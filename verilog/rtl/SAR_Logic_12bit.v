==> flow/design.v <==
`default_nettype none
`timescale 1ns / 1ps
module SAR_Logic_12bit(
    input clk_src,
    input reset,
    input digital_in,
    output [11:0] da_converter,
    output [11:0] result
    );
reg [11:0]da_converter_register;
reg [11:0]result_register;
reg [11:0]interim_register;
reg [3:0]state;
assign da_converter = da_converter_register;
assign result = result_register;
always @(posedge clk_src) begin
	 state <= state + 2'b01;
	 if (reset == 1'b1) begin
			da_converter_register <= 12'b000000000000;
			interim_register <= 12'b000000000000;
			result_register <= 12'b000000000000;
			state <= 4'b0000;
	 end
    else if(state == 4'b0000) begin
		  da_converter_register <= 12'b100000000000;
        interim_register[11] <= digital_in;
    end
    else if(state == 4'b0001) begin
        da_converter_register[11] <= interim_register[11];
        da_converter_register[10] <= 1'b1;
        interim_register[10] <= digital_in;
    end
    else if(state == 4'b0010) begin
        da_converter_register[10] <= interim_register[10];
        da_converter_register[9] <= 1'b1;
        interim_register[9] <= digital_in;
    end
    else if(state == 4'b0011) begin
        da_converter_register[9] <= interim_register[9];
        da_converter_register[8] <= 1'b1;
        interim_register[8] <= digital_in;
    end
    else if(state == 4'b0100) begin
        da_converter_register[8] <= interim_register[8];
        da_converter_register[7] <= 1'b1;
        interim_register[7] <= digital_in;
    end
    else if(state == 4'b0101) begin
        da_converter_register[7] <= interim_register[7];
        da_converter_register[6] <= 1'b1;
        interim_register[6] <= digital_in;
    end
    else if(state == 4'b0110) begin
        da_converter_register[6] <= interim_register[6];
        da_converter_register[5] <= 1'b1;
        interim_register[5] <= digital_in;
    end
    else if(state == 4'b0111) begin
        da_converter_register[5] <= interim_register[5];
        da_converter_register[4] <= 1'b1;
        interim_register[4] <= digital_in;
    end
    else if(state == 4'b1000) begin
        da_converter_register[4] <= interim_register[4];
        da_converter_register[3] <= 1'b1;
        interim_register[3] <= digital_in;
    end
    else if(state == 4'b1001) begin
        da_converter_register[3] <= interim_register[3];
        da_converter_register[2] <= 1'b1;
        interim_register[2] <= digital_in;
    end
    else if(state == 4'b1010) begin
        da_converter_register[2] <= interim_register[2];
        da_converter_register[1] <= 1'b1;
        interim_register[1] <= digital_in;
    end
    else if(state == 4'b1011) begin
        da_converter_register[1] <= interim_register[1];
        da_converter_register[0] <= 1'b1;
        interim_register[0] <= digital_in;
        end
    else if(state == 4'b1100) begin
        result_register <= interim_register;
        state <= 4'b0000;
    end
    else 
        state <= 4'b0000;
    end
endmodule
---- Step by step through the tools: SAR_Logic_12bit ----
Tool output for the design above, in the order of the flow.
Lines are those of the file above, counted from 1.
Operators: Yosys type, input widths -> output width; for muxes data width and select width s.
Library cell names are shortened.
A cell with - has no value.
design
  top module .............................. SAR_Logic_12bit
  clock port .............................. clk_src
  standard-cell library ................... sky130hd
  library corner .......................... tt_025C_1v80

---- Word level ----
Source: Yosys, flattened and elaborated, memories not mapped. Widths are those after wreduce. Registers that Yosys merges into a memory's read port (data or address) are not register bits. Print and check cells do not count. Equal cells are merged and count once.
bit counts
  input port bits ......................... 3
  memories ................................ 0
  ROM bits ................................ 0
  bits in writable memories ............... 0
  flip-flop bits (word level) ............. 40
  cells after elaboration ................. 120
  bits in latches ......................... 0
  clocked read ports x word width ......... 0
  output and inout port bits .............. 24
cells by class
  reductions and logical operators ........ 35
  multipliers ............................. 0
  add/subtract/negate cells ............... 1
  shift operators ......................... 0
  div/mod/pow operators ................... 0
  bitwise operators ....................... 12
  equality and inequality tests ........... 12
  multiplexer cells ....................... 34
  magnitude comparators ................... 0
operators with widths
  operator             count
  $mux 4               12
  $reduce_and 11->1    2
  $reduce_bool 2->1    11
  $mux 1               22
  $reduce_and 10->1    2
  $eq 4x4->1 const B   5
  $reduce_and 9->1     2
  $eq 4x3->1 const B   4
  $reduce_and 8->1     2
  $reduce_and 7->1     2
  $reduce_and 13->1    1
  $not 1->1            12
  $reduce_and 12->1    1
  $reduce_and 6->1     2
  $reduce_and 5->1     2
  $eq 4x2->1 const B   2
  $reduce_and 4->1     2
  $reduce_and 3->1     2
  $reduce_and 2->1     2
  $add 4x1->4 const B  1
  $eq 4x1->1 const B   1
  $logic_not 4->1      1
  $reduce_or 2->1      1

---- Depth ----
Yosys ltp: most cells in a row. Word level: on the elaborated netlist, between registers, memories and ports. Mapped: between sequential cells and ports; inverters and the memories' decode and read muxes count.
depth
  depth after elaboration ................. 13
  ABC_AREA ................................ 0
  mapped depth ............................ 7

---- Netlist ----
Source: synth_stat.txt of the flow (Yosys; design flattened, memories mapped). It holds for the ABC_AREA given above (unset counts as 0); a run with the other value may have another netlist.
cells by type
  cell type  count  area in all (um^2)
  dfxtp_1    40     800.768
  a21oi_1    26     130.125
  nand2_1    29     108.854
  mux2i_1    8      80.077
  nand2b_1   11     68.816
  ha_1       4      50.048
  nor3_1     10     50.048
  nor2_1     9      33.782
  buf_2      6      30.029
  a311oi_1   3      26.275
  nand3_1    5      25.024
  nor4_1     4      25.024
  nor4b_4    1      23.773
  a31oi_1    3      18.768
  clkbuf_1   5      18.768
  inv_1      5      18.768
  nor2b_1    3      18.768
  or2_2      3      18.768
Other cell types: 19; their cells: 23.
mapped netlist
  mapped area ............................. 1737.9 um^2
  mapped cells ............................ 198
  flip-flop cells ......................... 40
  sequential area ......................... 800.8 um^2
  buffer cells ............................ 14

---- Path before layout ----
Path of least setup slack by OpenSTA after synthesis, without wires, with an ideal clock, recovery checks aside; 20% of the period is set as input and as output delay. Where synthesis merged equal registers, the netlist keeps one of their names.
path after synthesis
  kind .................................... register to register
  start ................................... register state[0]
  end ..................................... register da_converter_register[1]
  launch time at the first pin ............ 0.000 ns
  delay of the path ....................... 1.574 ns
  arrival time ............................ 1.450 ns
  setup slack ............................. 1.186 ns
  period .................................. 2.76 ns
  data required time ...................... 2.636 ns
  stages on the path ...................... 7
  synthesis period reached ................ 1.574 ns
"delay of the path" is the arrival time less input delay plus setup time.
"stages on the path": output pins that drive a net of the path, with the launching flip-flop's if there is one; two outputs of one cell count as two.
"synthesis period reached" = period - worst setup slack (recovery checks aside). The figure is calculated, with input and output delays left at 20% of the set period.
The rows between start and end are the longest chain of elaborated cells between them; the timing report does not say that the signal goes this way. Where chains are equally long, one stands for them.
Each line given opens the expression or statement behind the cell; cells for indexed reads and writes are added by Yosys, which also makes memories of some case tables.
At most two assigning lines are given for a register; there are more.
between the ends, after synthesis
  cell sequence ........................... dfxtp_1 inv_1 ha_1 or2_2 clkbuf_1 nor4_1 nor3_1
  cells in the longest elaborated chain ... 3
  elaborated cells between the ends (all ways) .. 26
  classes of those cells .................. 11 x eq/ne; 2 x mux; 9 x logic; 4 x reduce/logical
ends and longest elaborated chain, after synthesis
  element        RTL line  RTL
  from (decl)    13        reg [3:0]state;
  from (assign)  17        state <= state + 2'b01;
  from (assign)  22        state <= 4'b0000;
  $eq 4x4->1     78        else if(state == 4'b1011) begin
  $mux 1         78
  $mux 1         73        else if(state == 4'b1010) begin
  to (assign)    75        da_converter_register[1] <= 1'b1;
  to (assign)    79        da_converter_register[1] <= interim_register[1];
  to (decl)      10        reg [11:0]da_converter_register;

---- Worst path after layout ----
Path of least setup slack in the final report of run 1 (OpenROAD, finished layout, wires in). Where an end is a register, its clock arrival counts in the times.
path after layout
  kind .................................... register to register
  start ................................... register state[0]
  end ..................................... register da_converter_register[3]
  data required time ...................... 2.22 ns
  setup slack ............................. 0.24 ns
  launch time at the first pin ............ 0.29 ns
  stages on the path ...................... 6
  arrival time ............................ 1.98 ns
  period .................................. 2.05 ns
The rows between start and end are the longest chain of elaborated cells between them; the timing report does not say that the signal goes this way. Where chains are equally long, one stands for them.
At most two assigning lines are given for a register; there are more.
between the ends, after layout
  cell sequence ........................... dfxtp_1 inv_1 ha_2 nor3b_1 or2_1 nor3_1
  cells in the longest elaborated chain ... 3
  elaborated cells between the ends (all ways) .. 22
  classes of those cells .................. 9 x eq/ne; 2 x mux; 7 x logic; 4 x reduce/logical
ends and longest elaborated chain, after layout
  element        RTL line  RTL
  from (decl)    13        reg [3:0]state;
  from (assign)  17        state <= state + 2'b01;
  from (assign)  22        state <= 4'b0000;
  $eq 4x4->1     68        else if(state == 4'b1001) begin
  $mux 1         68
  $mux 1         63        else if(state == 4'b1000) begin
  to (assign)    65        da_converter_register[3] <= 1'b1;
  to (assign)    69        da_converter_register[3] <= interim_register[3];
  to (decl)      10        reg [11:0]da_converter_register;

Appendix: measured runs

Record of 2 stored runs of the RTL-to-layout flow on SAR_Logic_12bit, platform sky130hd. The runs are unordered. Constraints: input delay and output delay 20% of the set period each, output load 0.01 pF.
"achieved clock period" = clock period - worst setup slack. The figure is calculated, with input and output delays left at 20% of the set period.
"critical setup path time" = time allowed to the worst setup path (clock period - input delay - output delay, where it has them) - its slack; a late launch clock adds to it, a late capture clock takes from it.
"power consumption" rests on the timing tool's default activity at the inputs, not on a simulated workload.

======== run 1 ========
==> flow/run.sh <==
#!/bin/bash
# the make line also repeats the synthesis and layout settings of config.mk as NAME=value (left out here)
make -C /OpenROAD-flow-scripts/flow DESIGN_CONFIG=/design/flow/config.mk WORK_HOME=/design/flow/orfs CLKGATE_MAP_FILE= finish
==> flow/config.mk <==
export PLATFORM = sky130hd
export DESIGN_NAME = SAR_Logic_12bit
export DESIGN_NICKNAME = SAR_Logic_12bit
export VERILOG_FILES = /design/flow/design.v
export SDC_FILE = /design/flow/constraint.sdc
export NUM_CORES = 4
export LEC_CHECK = 0
export ABC_AREA = 0
export CAP_MARGIN = 20
export CORE_ASPECT_RATIO = 0.81
export CORE_MARGIN = 10
export CORE_UTILIZATION = 52
export CTS_CLUSTER_DIAMETER = 317
export GPL_TIMING_DRIVEN = 1
export MAX_ROUTING_LAYER = met4
export PLACE_DENSITY_LB_ADDON = 0.28
export SLEW_MARGIN = 10
export TNS_END_PERCENT = 15
==> flow/constraint.sdc <==
create_clock -name core_clock -period 2.05 [get_ports {clk_src}]
set_input_delay 0.4100 -clock core_clock [delete_from_list [all_inputs] [get_ports {clk_src}]]
set_output_delay 0.4100 -clock core_clock [all_outputs]
set_load 0.01 [all_outputs]

-------- measured, run 1 --------
  setup total negative slack .............. 0.000 ns
  cell area after synthesis ............... 1737.9 um^2
  worst slack on setup checks ............. 0.243 ns
  power consumption ....................... 2.248 mW
  worst hold slack ........................ 0.457 ns
  achieved clock period ................... 1.807 ns
  overall die area ........................ 6067.4 um^2
  critical setup path time ................ 1.81 ns
  critical path type ...................... register to register
  final design utilization ................ 68.1 %
  standard-cell area after layout ......... 2130.8 um^2

======== run 2 ========
==> flow/run.sh <==
#!/bin/bash
# the make line also repeats the synthesis and layout settings of config.mk as NAME=value (left out here)
make -C /OpenROAD-flow-scripts/flow DESIGN_CONFIG=/design/flow/config.mk WORK_HOME=/design/flow/orfs CLKGATE_MAP_FILE= finish
==> flow/config.mk <==
export PLATFORM = sky130hd
export DESIGN_NAME = SAR_Logic_12bit
export DESIGN_NICKNAME = SAR_Logic_12bit
export VERILOG_FILES = /design/flow/design.v
export SDC_FILE = /design/flow/constraint.sdc
export NUM_CORES = 4
export LEC_CHECK = 0
export ABC_AREA = 1
export CAP_MARGIN = 0
export CORE_MARGIN = 2
export CORE_UTILIZATION = 15
export CTS_CLUSTER_DIAMETER = 192
export GPL_TIMING_DRIVEN = 0
export PLACE_DENSITY_LB_ADDON = 0.02
export SLEW_MARGIN = 20
==> flow/constraint.sdc <==
create_clock -name core_clock -period 2.9 [get_ports {clk_src}]
set_input_delay 0.5800 -clock core_clock [delete_from_list [all_inputs] [get_ports {clk_src}]]
set_output_delay 0.5800 -clock core_clock [all_outputs]
set_load 0.01 [all_outputs]

-------- measured, run 2 --------
  setup total negative slack .............. 0.000 ns
  cell area after synthesis ............... 1854.3 um^2
  worst slack on setup checks ............. 0.819 ns
  power consumption ....................... 1.810 mW
  worst hold slack ........................ 0.441 ns
  achieved clock period ................... 2.081 ns
  overall die area ........................ 13267.6 um^2
  critical setup path time ................ 1.50 ns
  critical path type ...................... input to register
  final design utilization ................ 20.6 %
  standard-cell area after layout ......... 2488.6 um^2
